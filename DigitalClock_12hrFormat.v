==> flow/design.v <==
`timescale 1ns / 1ps
module DigitalClock_12HrFormat(
    input clk,  
    input center, 
    input right, 
    input left,  
    input up,  
    input down,  
    output [6:0] seg,   
    output [3:0] an,   
    output AMPM_indicator_led,  
    output clock_mode_indicator_led   
);
reg [31:0] counter = 0; 
parameter max_count = 100_000_000; 
reg [5:0] hrs, min, sec = 0;  
reg [3:0] min_ones, min_tens, hrs_ones, hrs_tens = 0;  
reg toggle = 0;  
reg pm = 0;  
assign AMPM_indicator_led = pm;
reg clock_mode = 0;
assign clock_mode_indicator_led = clock_mode;  
Seven_Segment_Module SSM(clk, min_ones, min_tens, hrs_ones, hrs_tens , seg, an);
parameter display_time = 1'b0;
parameter set_time = 1'b1;
reg current_mode = set_time;
always @(posedge clk) begin
    case(current_mode)
        display_time: begin  
            if (center) begin  
                clock_mode <= 0;
                current_mode <= set_time;
                counter <= 0;
                toggle <= 0;
                sec <= 0;
            end
            if (counter < max_count) begin  
                counter <= counter + 1;
            end else begin
                counter <= 0;
                sec <= sec + 1;
            end
        end
   set_time: begin
    if (center) begin  
        clock_mode <= 1;
        current_mode <= display_time;
    end
    if (counter < (25_000_000)) begin  
        counter <= counter + 1;
    end else begin
        counter <= 0;
        case (toggle)
            1'b0: begin  
                if (up) begin  
                    min <= min + 1;
                end
                if (down) begin  
                    if (min > 0) begin
                        min <= min - 1;
                    end else if (hrs > 1) begin
                        hrs <= hrs - 1;
                        min <= 59;
                    end else if (hrs == 1) begin
                        hrs <= 12;
                        min <= 59;
                    end
                end
               if (left || right) begin  
                    toggle <= 1;
               end
            end 
            1'b1: begin  
                if (up) begin  
                    hrs <= hrs + 1;
                end
                if (down) begin  
                    if (hrs > 1) begin
                        hrs <= hrs - 1;
                    end else if (hrs == 1) begin
                        hrs <= 12;
                    end
                end
                if (right || left) begin  
                    toggle <= 0;
                end
             end   
        endcase
        end
     end    
   endcase  
if (sec >= 60) begin  
    sec <= 0;
    min <= min + 1;
end
if (min >= 60) begin  
    min <= 0;
    hrs <= hrs + 1;
end
if (hrs >= 24) begin  
    hrs <= 0;
end
else begin
    min_ones <= min % 10;  
    min_tens <= min / 10;  
    if (hrs < 12) begin
        if (hrs == 0) begin  
            hrs_ones <= 2;
            hrs_tens <= 1;
        end else begin
            hrs_ones<=hrs%10; 
            hrs_tens<=hrs/10;
        end
        pm<=0;
    end else begin 
        if(hrs==12) begin 
            hrs_ones<=2;
            hrs_tens<=1;
        end else begin  
            hrs_ones<=(hrs-12)%10;  
            hrs_tens<=(hrs-12)/10;  
        end
        pm<=1;
     end                       
   end
 end   
 endmodule
`timescale 1ns / 1ps
module Seven_Segment_Module(  
    input clk,  
    input [3:0] min_ones, 
    input [3:0] min_tens,
    input [3:0] hrs_ones,
    input [3:0] hrs_tens,
    output reg [6:0] seg,
    output reg [3:0] an
);
reg [1:0] digit_display = 0;  
reg [6:0] display [3:0];
reg [18:0] counter = 0;
parameter max_count = 500_000;  
wire [3:0] four_bit [3:0]; 
assign four_bit[0] = min_ones;
assign four_bit[1] = min_tens;
assign four_bit[2] = hrs_ones;
assign four_bit[3] = hrs_tens;
always @(posedge clk) begin       
    if (counter < max_count) begin
        counter = counter+1;
    end else begin
        digit_display <= digit_display + 1;
        counter <= 0;
    end
case(four_bit[digit_display])
    4'b0000: display[digit_display] <= 7'b1000000;  
    4'b0001: display[digit_display] <= 7'b1111001;  
    4'b0010: display[digit_display] <= 7'b0100100;  
    4'b0011: display[digit_display] <= 7'b0110000;  
    4'b0100: display[digit_display] <= 7'b0011001;  
    4'b0101: display[digit_display] <= 7'b0010010;  
    4'b0110: display[digit_display] <= 7'b0000010;  
    4'b0111: display[digit_display] <= 7'b1111000;  
    4'b1000: display[digit_display] <= 7'b0000000;  
    4'b1001: display[digit_display] <= 7'b0010000;  
    4'b1010: display[digit_display] <= 7'b0001000;  
    4'b1011: display[digit_display] <= 7'b0000011;  
    4'b1100: display[digit_display] <= 7'b1000110;  
    4'b1101: display[digit_display] <= 7'b0100001;  
    4'b1110: display[digit_display] <= 7'b0000110;  
    default: display[digit_display] <= 7'b0001110;  
endcase
case(digit_display)  
    0: begin
        an <= 4'b1110;
        seg <= display[0];
    end
    1: begin
        an <= 4'b1101;
        seg <= display[1];
    end
    2: begin
        an <= 4'b1011;
        seg <= display[2];
    end
    3: begin
        an <= 4'b0111;
        seg <= display[3];
    end
endcase
end  
endmodule
# == Tool chain data of DigitalClock_12HrFormat ==
# The steps from the RTL of DigitalClock_12HrFormat to its reports follow in flow order.
# Line numbers count from 1 in the design file above.
# Cell names lack the library's common part.
# A cell with - has no value.
# setup
top_module,DigitalClock_12HrFormat
clock_port,clk
lib,sky130hd
pvt_corner,tt_025C_1v80

# == After elaboration ==
# Counts by Yosys on the flattened word-level netlist (proc, flatten, opt, wreduce). Print and check cells are left out. Cells with the same type and inputs are merged into one.
# Yosys's memory passes give these memory sizes; they may raise the number of words (mostly to a power of two), join words into wider ones and drop unused or constant bits.
# classes
add_sub_neg,9
n_div,6
n_cmp,9
eq_ne,29
muxes,78
bitwise,17
n_reduce_logical,12
# ops
cell,n
6-bit by 4-bit divider with 32-bit output (second input constant),2
6-bit by 4-bit remainder unit with 32-bit output (second input constant),2
6-bit 2-to-1 mux,22
32-bit by 4-bit divider with 32-bit output (second input constant),1
32-bit by 4-bit remainder unit with 32-bit output (second input constant),1
7-bit 2-to-1 mux,15
32-bit parallel mux with 2-bit select,1
32-bit 2-to-1 mux,2
32-bit by 1-bit adder with 32-bit output (second input constant),1
32-bit by 25-bit less-than comparator with 1-bit output (second input constant),1
32-bit by 27-bit less-than comparator with 1-bit output (second input constant),1
4-bit parallel mux with 4-bit select,2
4-bit == test (second input constant),7
7-bit parallel mux with 4-bit select,1
1-bit 2-to-1 mux,24
4-bit 2-to-1 mux,6
19-bit by 1-bit adder with 19-bit output (second input constant),1
19-bit less-than comparator (second input constant),1
6-bit by 1-bit adder with 6-bit output (second input constant),3
4-bit by 3-bit == test with 1-bit output (second input constant),4
1-bit bitwise OR,15
15-bit OR reduction,1
6-bit by 1-bit subtractor with 6-bit output (second input constant),2
6-bit by 1-bit greater-than comparator with 1-bit output (second input constant),2
6-bit greater-or-equal comparator (second input constant),2
6-bit parallel mux with 2-bit select,1
2-bit inequality test (second input constant),4
4-bit by 2-bit == test with 1-bit output (second input constant),2
# Other operator kinds: 22; their cells: 33.
# word_totals
ff_bits,102
ramBits,28
mem_count,1
inputBits,6
out_inout_bits,13
word_cells,177
# memory_table
memory,words,word_bits,line_no,source
SSM.display,4,7,139,reg [6:0] display [3:0];

# == Depth ==
# Longest topological path by Yosys (ltp), each cell counted once; first at word level (registers and memories cut), then after technology mapping (sequential cells cut; the memories' decode and read muxes count).
# logic_depth
ltp_word,19
abc_area,0
mapped_depth,15

# == Mapped cells and area ==
# Yosys stat after the flow's synthesis: flattened, memories mapped to cells. It holds for the ABC_AREA given above (unset counts as 0); a run with the other value may have another netlist.
# types
type,n
dfxtp_1,81
edfxtp_1,48
nor2_1,105
ha_1,28
xnor2_1,29
nand2_1,56
a21oi_1,41
nand3_1,41
xor2_1,22
o21ai_0,37
clkbuf_1,28
inv_1,28
a222oi_1,10
nand2b_1,15
nor3_1,17
a211oi_1,11
o22ai_1,12
nor2b_1,11
# Not listed: further types 65, cells in them 177.
# synth_totals
stdcells,797
mapped_area_um2,7161.9
seq_area_um2,3062.9
flip_flops,129
buf_cells,44
# By module: a second synthesis without flattening, with its own total; a netlist apart from the flattened one above.
# hier_totals
cells_unflattened,783
hier_area_um2,7044.3
# Each row is one instance without its submodules.
# by_module
mod,instances,cells,mod_area_um2,seq_area_um2
DigitalClock_12HrFormat,1,564,4523.1,1561.5
Seven_Segment_Module,1,219,2521.2,1501.4

# == Path before layout ==
# Source: OpenSTA report_checks on the synthesized netlist (no wires, ideal clock, input and output delay 20% of the period each), path of least setup slack; recovery checks are left aside. Register names are those of the netlist, which keeps one name where synthesis merged equal registers.
# synth_timing
path_type,register to register
from,reg min[4]
to,reg min_ones[3]
period_ns,4.16
setup_time_ns,0.264
t_first_pin_ns,0.000
t_arrival_ns,2.648
required_time_ns,3.896
path_slack_ns,1.248
delay_ns,2.912
stages,16
n_path_buf,2
period_less_setup_slack_ns,2.912
# "delay_ns" = arrival - input delay + setup time.
# "stages" counts driving pins, that of a launching flip-flop among them; a cell with two outputs on the path counts twice.
# "period_less_setup_slack_ns" is the clock period less the worst setup slack; recovery checks do not enter. This is arithmetic on one report: input and output delays are still those of the set period (20% each).
# The rows between start and end are the longest chain of elaborated cells between them; the timing report does not say that the signal goes this way. Where chains are equally long, one stands for them.
# Each line given opens the expression or statement behind the cell; cells for indexed reads and writes are added by Yosys, which also makes memories of some case tables.
# At most two assigning lines are given for a register; there are more.
# synth_via
cell_sequence,dfxtp_1 -> buf_2 -> inv_1 -> ha_1 -> inv_1 -> ha_1 -> nor4bb_1 -> o211ai_1 -> o211ai_1 -> buf_2 -> xnor2_1 -> ha_1 -> nor2_1 -> a221oi_1 -> o31a_1 -> a31oi_1
elab_chain_len,1
# synth_rtl
item,line_no,source
from (decl),16,"reg [5:0] hrs, min, sec = 0;"
from (assign),56,min <= min + 1;
from (assign),60,min <= min - 1;
6-bit by 4-bit remainder unit with 32-bit output,104,min_ones <= min % 10;
to (assign),104,
to (decl),17,"reg [3:0] min_ones, min_tens, hrs_ones, hrs_tens = 0;"

# == Timing after layout ==
# Path of least setup slack in the final report of record 1 (OpenROAD, finished layout, wires in). Where an end is a register, its clock arrival counts in the times.
# layout_timing
path_type,register to register
from,reg min[3]
to,reg min_ones[3]
period_ns,5.77
setup_time_ns,0.26
t_first_pin_ns,0.42
t_arrival_ns,3.96
required_time_ns,5.94
path_slack_ns,1.98
stages,14
n_path_buf,0
# The rows between start and end are the longest chain of elaborated cells between them; the timing report does not say that the signal goes this way. Where chains are equally long, one stands for them.
# At most two assigning lines are given for a register; there are more.
# layout_via
cell_sequence,dfxtp_1 -> inv_1 -> ha_1 -> inv_1 -> ha_1 -> nor4bb_1 -> o211ai_1 -> o211ai_1 -> xnor2_1 -> ha_1 -> nor2_1 -> a221oi_1 -> o31a_1 -> a31oi_1
elab_chain_len,1
# layout_rtl
item,line_no,source
from (decl),16,"reg [5:0] hrs, min, sec = 0;"
from (assign),56,min <= min + 1;
from (assign),60,min <= min - 1;
6-bit by 4-bit remainder unit with 32-bit output,104,min_ones <= min % 10;
to (assign),104,
to (decl),17,"reg [3:0] min_ones, min_tens, hrs_ones, hrs_tens = 0;"

# Design DigitalClock_12HrFormat on sky130hd. What follows are 2 stored runs of the flow, each under its own settings; their order means nothing. The constraints put input and output delay at 20% of the set period each and load the outputs with 0.01 pF.
# By "achievedPeriod_ns" is meant the clock period of the run minus its worst setup slack. This is arithmetic on one report: input and output delays are still those of the set period (20% each).
# "worstPathTime_ns" is the time allowed to the run's worst setup path (the clock period less input and output delay, where it has them) less its slack. Clock arrival times count: a late capture clock shortens it, a late launch clock lengthens it.
# "totalPower_uw": no workload was simulated; the value follows from the tool's default switching activity.
# Among the settings, - means not set for that run.
run name,period_ns,CORE_UTILIZATION,SETUP_SLACK_MARGIN,PLACE_DENSITY,HOLD_SLACK_MARGIN,CELL_PAD_IN_SITES_GLOBAL_PLACEMENT,CELL_PAD_IN_SITES_DETAIL_PLACEMENT,GPL_TIMING_DRIVEN,CTS_CLUSTER_DIAMETER,CAP_MARGIN,CORE_MARGIN,SLEW_MARGIN,TNS_END_PERCENT,setup_ws_ns,stdcell_area_um2,holdWs_ns,total_negative_slack_ns,die_footprint_um2,worstPathTime_ns,worst_setup_path_type,synthesis_area_um2,post_route_util_pct,achievedPeriod_ns,totalPower_uw
record 1,5.77,28,-0.21,0.37,-0.04,3,2,1,314,20,2,20,-,1.980,8254.2,0.446,0.000,26873.0,3.79,register to register,7161.9,32.8,3.790,4214
record 2,5.74,40,1.31,0.41,-,-,-,-,-,20,2,25,85,1.832,8072.7,0.443,0.000,18991.6,3.91,register to register,7161.9,46.4,3.908,4015
